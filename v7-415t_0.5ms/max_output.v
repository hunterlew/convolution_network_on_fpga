==> flow/design.v <==
`timescale 1ns / 1ps
module max_output(
	clk_in,
	rst_n,
	p_in,
	class_out
    );
input clk_in;
input rst_n;
input signed [19:0] p_in;
output reg [3:0] class_out = 0;
reg signed [19:0] max_tmp = 0;
reg [3:0] class_tmp = 0;
reg [3:0] cnt = 0;
always @ (posedge clk_in)
begin
	if(rst_n)
	begin
		max_tmp <= 0;
		class_tmp <= 0;
	end
	else
	begin
		if(p_in > max_tmp)
		begin
			max_tmp <= p_in;
			class_tmp <= cnt;
		end
		else
		begin
			max_tmp <= max_tmp;
			class_tmp <= class_tmp;
		end
	end
end
always @ (posedge clk_in)
begin
	if(rst_n)
	begin
		cnt <= 0;
		class_out <= 0;
	end
	else
	begin
		if(cnt == 11)
		begin
			cnt <= 11;
			class_out <= class_tmp;
		end
		else
		begin
			cnt <= cnt + 1;
			class_out <= 0;
		end
	end
end
endmodule
; Tool chain data of max_output
; The steps from the RTL of max_output to its reports follow in flow order.
; Lines are those of the file above, counted from 1.
; Operators: Yosys type, input widths -> output width; for muxes data width and select width s.
; Library cell names are shortened.
; A cell with - has no value.
[inputs]
top = max_output
clock_port = clk_in
lib = sky130hd
corner = tt_025C_1v80

; Elaborated design
; Counts by Yosys on the flattened word-level netlist (proc, flatten, opt, wreduce; memories kept). Register bits leave out memories and registers merged into their read ports (data or address). Print and check cells are left out. Cells with the same type and inputs are merged into one.
[op_classes]
n_reduce_logical = 2
equal = 1
logic = 1
compare = 1
muxes = 1
addsub = 1
[op_table]
columns = op, count
row1 = $gt 20x20->1, 1
row2 = $reduce_or 2->1, 2
row3 = $add 4x1->4 const B, 1
row4 = $eq 4x4->1 const B, 1
row5 = $mux 4, 1
row6 = $not 1->1, 1
[bits]
output_inout_bits = 4
elab_cells = 12
ff_bits = 32
in_bits = 22

; Logic depth
; Longest topological path by Yosys (ltp), each cell counted once; first at word level (registers and memories cut), then after technology mapping (sequential cells cut; the memories' decode and read muxes count).
[depth]
depth_word = 3
abc_area = 0
depth_mapped = 9
mapped_depth_nobuf = 8

; Synthesis result
; Source: synth_stat.txt of the flow (Yosys; design flattened, memories mapped). It holds for the ABC_AREA given above (unset counts as 0); a run with the other value may have another netlist.
; Totals and module areas in this step are rounded.
[by_type]
columns = cell, count, area_total_um2
row1 = dfxtp_1, 32, 640.614
row2 = ha_1, 21, 262.752
row3 = mux2i_1, 24, 240.23
row4 = nand2_1, 54, 202.694
row5 = inv_1, 23, 86.333
row6 = a21oi_1, 10, 50.048
row7 = and4_1, 4, 35.034
row8 = and2_1, 4, 25.024
row9 = buf_6, 2, 22.522
row10 = mux2i_4, 1, 22.522
row11 = nand3_1, 4, 20.019
row12 = a221oi_2, 1, 15.014
row13 = clkbuf_1, 4, 15.014
row14 = o21ai_0, 3, 15.014
row15 = o211ai_2, 1, 12.512
row16 = and4_4, 1, 11.261
row17 = nor3_1, 2, 10.01
row18 = xor2_1, 1, 8.758
; Other cell types: 7; their cells: 8.
[synth_totals]
ff_cells = 32
yosys_area_um2 = 1740
sequential_area_um2 = 641
cell_count = 200
buf_cells = 7

; Timing after synthesis
; OpenSTA on the mapped netlist: ideal clock, no wires. The path of least setup slack (recovery checks aside). Input and output delay are each 20% of the period. Register names are those of the netlist, which keeps one name where synthesis merged equal registers.
[synth_path]
path_type = in2reg
startpoint = input port p_in[19]
endpoint = register class_tmp[0]
delay_ps = 1771
stages = 8
path_slack_ps = 1517
required_ps = 4038
t_first_pin_ps = 822
setup_time_ps = 72
tclk_ps = 4110
arrival_time_ps = 2521
input_delay_ps = 822
path_buffers = 1
synth_period_reached_ps = 2593
; "delay_ps" = arrival - input delay + setup time.
; "stages": output pins that drive a net of the path, with the launching flip-flop's if there is one; two outputs of one cell count as two.
; "synth_period_reached_ps" is the clock period less the worst setup slack; recovery checks do not enter. This is arithmetic on one report: input and output delays are still those of the set period (20% each).
; Between the ends stands the longest chain of elaborated cells between them, by number of cells; it is not shown to be the way that was timed. Of several equally long chains one is given.
; A line is the first line of the expression or statement that the cell stems from. Yosys adds cells for indexed reads and writes and turns some case tables into memories.
; At most two assigning lines are given for a register; there are more.
[synth_between]
cell_sequence = ha_1 > and4_4 > and4_1 > o21ai_1 > o211ai_2 > mux2i_4 > buf_6 > mux2i_1
elab_chain_cells = 1
cone_cells = 1
lines_between = 1
cone_classes = 1 x compare
[synth_lines]
columns = element, line
row1 = "start, declared", 10  ; input signed [19:0] p_in;
row2 = $gt 20x20->1, 24  ; if(p_in > max_tmp)
row3 = "end, assigned", 27  ; class_tmp <= cnt;
row4 = "end, assigned", 32  ; class_tmp <= class_tmp;
row5 = "end, declared", 13  ; reg [3:0] class_tmp = 0;

; Timing after layout
; From the final timing report of run 1: the path of least setup slack in the routed layout; clock arrival at registers is part of the times.
; The path's times are printed in steps of 10 ps; the period is the one set.
[layout_path]
path_type = reg2reg
startpoint = register max_tmp[13]
endpoint = register max_tmp[15]
path_buffers = 1
t_first_pin_ps = 280
required_ps = 1890
setup_time_ps = 80
stages = 10
path_slack_ps = -400
arrival_time_ps = 2290
tclk_ps = 1690
; Between the ends stands the longest chain of elaborated cells between them, by number of cells; it is not shown to be the way that was timed. Of several equally long chains one is given.
; At most two assigning lines are given for a register; there are more.
[layout_between]
cell_sequence = dfxtp_2 > inv_1 > ha_4 > and4_4 > and4_1 > o21ai_2 > o211ai_2 > mux2i_4 > buf_6 > mux2i_1
elab_chain_cells = 1
cone_cells = 1
lines_between = 1
cone_classes = 1 x compare
[layout_lines]
columns = element, line
row1 = "start, declared", 12  ; reg signed [19:0] max_tmp = 0;
row2 = "start, assigned", 26  ; max_tmp <= p_in;
row3 = "start, assigned", 31  ; max_tmp <= max_tmp;
row4 = $gt 20x20->1, 24  ; if(p_in > max_tmp)
row5 = "end, assigned", 26
row6 = "end, assigned", 31
row7 = "end, declared", 12

; Module max_output, platform sky130hd: 2 stored runs of the flow (Yosys, OpenROAD) with differing settings, in no particular order. Input and output delays are each 20% of the period that was set; the output load is 0.01 pF.
; "achieved_clock_period_ps" means the clock period less the worst setup slack. The figure is calculated, with input and output delays left at 20% of the set period.
; "worst_path_ps" is the time allowed to the run's worst setup path (the clock period less input and output delay, where it has them) less its slack. Clock arrival times count: a late capture clock shortens it, a late launch clock lengthens it.
; "power_w": no workload was simulated; the value follows from the tool's default switching activity.
; "worst_path_ps" is given in steps of 10 ps.
; Results are given in rounded form.

[run 1: settings]
period_ns = 1.69
CAP_MARGIN = 20
CORE_MARGIN = 2
CORE_UTILIZATION = 40
SLEW_MARGIN = 20
[run 1: results]
power_w = 0.00231
holdWs_ps = 395
yosys_chip_area_um2 = 1740
layout_utilization_frac = 0.564
worst_path_ps = 2090
critical_path_type = reg2reg
achieved_clock_period_ps = 2092
final_stdcell_area_um2 = 2310
final_setup_ws_ps = -402
die_um2 = 4890
setup_tns_ps = -9080

[run 2: settings]
period_ns = 3.56
CORE_UTILIZATION = 39
PLACE_DENSITY_LB_ADDON = 0.06
CELL_PAD_IN_SITES_GLOBAL_PLACEMENT = 3
TNS_END_PERCENT = 75
GPL_TIMING_DRIVEN = 1
CTS_CLUSTER_SIZE = 51
CAP_MARGIN = 30
SLEW_MARGIN = 35
MIN_ROUTING_LAYER = met1
MAX_ROUTING_LAYER = met5
CORE_MARGIN = 2
[run 2: results]
setup_tns_ps = 0
yosys_chip_area_um2 = 1740
achieved_clock_period_ps = 2861
worst_path_ps = 2150
critical_path_type = in2reg
die_um2 = 5010
holdWs_ps = 455
power_w = 0.00104
final_setup_ws_ps = 699
final_stdcell_area_um2 = 2130
layout_utilization_frac = 0.493
