==> flow/design.v <==
`timescale 1ns / 1ps
module clk_div(
   clk_in,
	rst_n,
	n,
   clk_out
   );
input clk_in;
input rst_n;	
input [3:0] n; 
output reg clk_out = 0;
reg [3:0] cnt = 1;	 
always @ (posedge clk_in)
begin
	if (rst_n)
	begin
		cnt <= 1;	 
		clk_out <= 0;
	end
	else
	begin
		if (cnt == (n - 1) >> 1)
		begin
			cnt <= cnt + 1;
			clk_out <= 0;	
		end
		else if (cnt == n - 1)
		begin
			cnt <= 0;
			clk_out <= 1;	
		end
		else
		begin
			cnt <= cnt + 1;
			clk_out <= clk_out;
		end
	end
end
endmodule
### Tool chain data of clk_div

The steps from the RTL of clk_div to its reports follow in flow order.
Line numbers count from 1 in the design file above.
Library cell names are shortened.
A cell with -- has no value.

| design | value |
|---|---|
| top module | clk_div |
| clock port | clk_in |
| library | sky130hd |
| timing corner | tt_025C_1v80 |

### Word-level counts

Yosys after proc, flatten, opt, wreduce and memory -nomap, before mapping. Enables and synchronous resets that opt folds into registers are not counted as muxes. Memory bits, and registers merged into a memory's read port (data or address), are not among the register bits. Print and check cells are not counted. Equal cells are merged and count once.

| cells by class | value |
|---|---|
| equal/unequal tests | 2 |
| add/subtract/negate cells | 2 |
| reduce/logical cells | 1 |
| mux-type cells | 2 |

Operators with widths:

| operator | number |
|---|---|
| 4-bit by 32-bit equality test with 1-bit output | 1 |
| 4-bit by 31-bit equality test with 1-bit output | 1 |
| 4-bit 2-to-1 mux | 2 |
| 4-bit by 1-bit subtractor with 5-bit output (second input constant) | 1 |
| 4-bit by 1-bit adder with 4-bit output (second input constant) | 1 |
| 2-bit OR reduction | 1 |

| word-level totals | value |
|---|---|
| output and inout port bits | 1 |
| word-level cells | 9 |
| bits in registers | 5 |

### Longest topological paths

Longest topological path by Yosys (ltp), each cell counted once; first at word level (registers and memories cut), then after technology mapping (sequential cells cut; the memories' decode and read muxes count).

| depth | value |
|---|---|
| word-level depth | 4 |
| ABC_AREA | 0 |
| depth in mapped cells | 6 |
| mapped depth without buffers | 6 |

### After synthesis

Source: synth_stat.txt of the flow (Yosys; design flattened, memories mapped). It holds for the ABC_AREA given above (unset counts as 0); a run with the other value may have another netlist.

| mapped netlist | value |
|---|---|
| sequential part of the area | 100.1 um2 |
| buffers | 0 |
| cell count | 43 |
| cell area after synthesis | 400.4 um2 |
| mapped flip-flops | 5 |

Cells by type:

| cell | number | area in all (um2) |
|---|---|---|
| dfxtp_1 | 5 | 100.096 |
| xor2_1 | 5 | 43.792 |
| xnor2_1 | 4 | 35.034 |
| ha_1 | 2 | 25.024 |
| nor4_4 | 1 | 21.27 |
| xnor2_2 | 1 | 16.266 |
| a211oi_1 | 2 | 15.014 |
| inv_1 | 4 | 15.014 |
| nand3b_1 | 2 | 15.014 |
| nand2b_1 | 2 | 12.512 |
| o211ai_2 | 1 | 12.512 |
| or3_4 | 1 | 11.261 |
| a21oi_1 | 2 | 10.01 |
| o211a_1 | 1 | 10.01 |
| o2111ai_1 | 1 | 8.758 |
| a21boi_1 | 1 | 7.507 |
| nand2_1 | 2 | 7.507 |
| nor2_1 | 2 | 7.507 |

Other cell types: 4; their cells: 4.

### Path before layout

Path of least setup slack by OpenSTA after synthesis, without wires, with an ideal clock, recovery checks aside; 20% of the period is set as input and as output delay. Where synthesis merged equal registers, the netlist keeps one of their names.

| timing path after synthesis | value |
|---|---|
| kind | input port to flip-flop |
| from | input n[0] |
| to | register cnt[2] |
| library setup time | 0.137 ns |
| arrival | 1.353 ns |
| delay of the path | 1.142 ns |
| input delay | 0.348 ns |
| stages | 6 |
| setup slack | 0.250 ns |
| path buffers | 0 |
| period | 1.74 ns |
| synthesis period reached | 1.49 ns |

"delay of the path" = arrival - input delay + setup time.
"stages" counts driving pins, that of a launching flip-flop among them; a cell with two outputs on the path counts twice.
"synthesis period reached" = period - worst setup slack (recovery checks aside). The figure is calculated, with input and output delays left at 20% of the set period.
The rows between start and end are the longest chain of elaborated cells between them; the timing report does not say that the signal goes this way. Where chains are equally long, one stands for them.
A line is the first line of the expression or statement that the cell stems from. Yosys adds cells for indexed reads and writes and turns some case tables into memories.
At most two assigning lines are given for a register; there are more.

| between the ends, after synthesis | value |
|---|---|
| cell sequence | inv_1 ha_1 nand2b_1 and3_1 nor4_4 a211oi_1 |
| length of the longest elaborated chain | 4 |

RTL lines, path after synthesis:

| what | line | RTL |
|---|---|---|
| from (decl) | 10 | `input [3:0] n;` |
| 4-bit by 1-bit subtractor with 5-bit output | 27 | `else if (cnt == n - 1)` |
| 4-bit by 32-bit equality test with 1-bit output | 27 |  |
| 4-bit 2-to-1 mux | 27 |  |
| 4-bit 2-to-1 mux | 22 | `if (cnt == (n - 1) >> 1)` |
| to (assign) | 24 | `cnt <= cnt + 1;` |
| to (assign) | 34 | `cnt <= cnt + 1;` |
| to (decl) | 12 | `reg [3:0] cnt = 1;` |

Subject: flow runs of clk_div

Hi,

Settings of 2 stored flow runs for module clk_div (sky130hd), not sorted in any way. The constraints put input and output delay at 20% of the set period each and load the outputs with 0.01 pF.

## Run 1

==> flow/run.sh <==
#!/bin/bash
# the make line also repeats the synthesis and layout settings of config.mk as NAME=value (left out here)
make -C /OpenROAD-flow-scripts/flow DESIGN_CONFIG=/design/flow/config.mk WORK_HOME=/design/flow/orfs CLKGATE_MAP_FILE= finish
==> flow/config.mk <==
export PLATFORM = sky130hd
export DESIGN_NAME = clk_div
export DESIGN_NICKNAME = clk_div
export VERILOG_FILES = /design/flow/design.v
export SDC_FILE = /design/flow/constraint.sdc
export NUM_CORES = 4
export LEC_CHECK = 0
export CAP_MARGIN = 15
export CELL_PAD_IN_SITES_DETAIL_PLACEMENT = 0
export CELL_PAD_IN_SITES_GLOBAL_PLACEMENT = 1
export CORE_MARGIN = 2
export CORE_UTILIZATION = 70
export CTS_CLUSTER_DIAMETER = 47
export CTS_CLUSTER_SIZE = 75
export MAX_ROUTING_LAYER = met4
export SETUP_SLACK_MARGIN = -0.05
export SLEW_MARGIN = 20
==> flow/constraint.sdc <==
create_clock -name core_clock -period 1.58 [get_ports {clk_in}]
set_input_delay 0.3160 -clock core_clock [delete_from_list [all_inputs] [get_ports {clk_in}]]
set_output_delay 0.3160 -clock core_clock [all_outputs]
set_load 0.01 [all_outputs]

Run 1: no final report: floorplanning broke off with PDN-0185

## Run 2

==> flow/run.sh <==
#!/bin/bash
# the make line also repeats the synthesis and layout settings of config.mk as NAME=value (left out here)
make -C /OpenROAD-flow-scripts/flow DESIGN_CONFIG=/design/flow/config.mk WORK_HOME=/design/flow/orfs CLKGATE_MAP_FILE= finish
==> flow/config.mk <==
export PLATFORM = sky130hd
export DESIGN_NAME = clk_div
export DESIGN_NICKNAME = clk_div
export VERILOG_FILES = /design/flow/design.v
export SDC_FILE = /design/flow/constraint.sdc
export NUM_CORES = 4
export LEC_CHECK = 0
export CAP_MARGIN = 5
export CELL_PAD_IN_SITES_GLOBAL_PLACEMENT = 2
export CORE_ASPECT_RATIO = 1.25
export CORE_MARGIN = 2
export CORE_UTILIZATION = 51
export CTS_CLUSTER_DIAMETER = 335
export GPL_ROUTABILITY_DRIVEN = 0
export MIN_ROUTING_LAYER = met1
export SETUP_SLACK_MARGIN = 0.48
export SLEW_MARGIN = 20
==> flow/constraint.sdc <==
create_clock -name core_clock -period 2.02 [get_ports {clk_in}]
set_input_delay 0.4040 -clock core_clock [delete_from_list [all_inputs] [get_ports {clk_in}]]
set_output_delay 0.4040 -clock core_clock [all_outputs]
set_load 0.01 [all_outputs]

Run 2: no final report: floorplanning broke off with PDN-0185

Regards
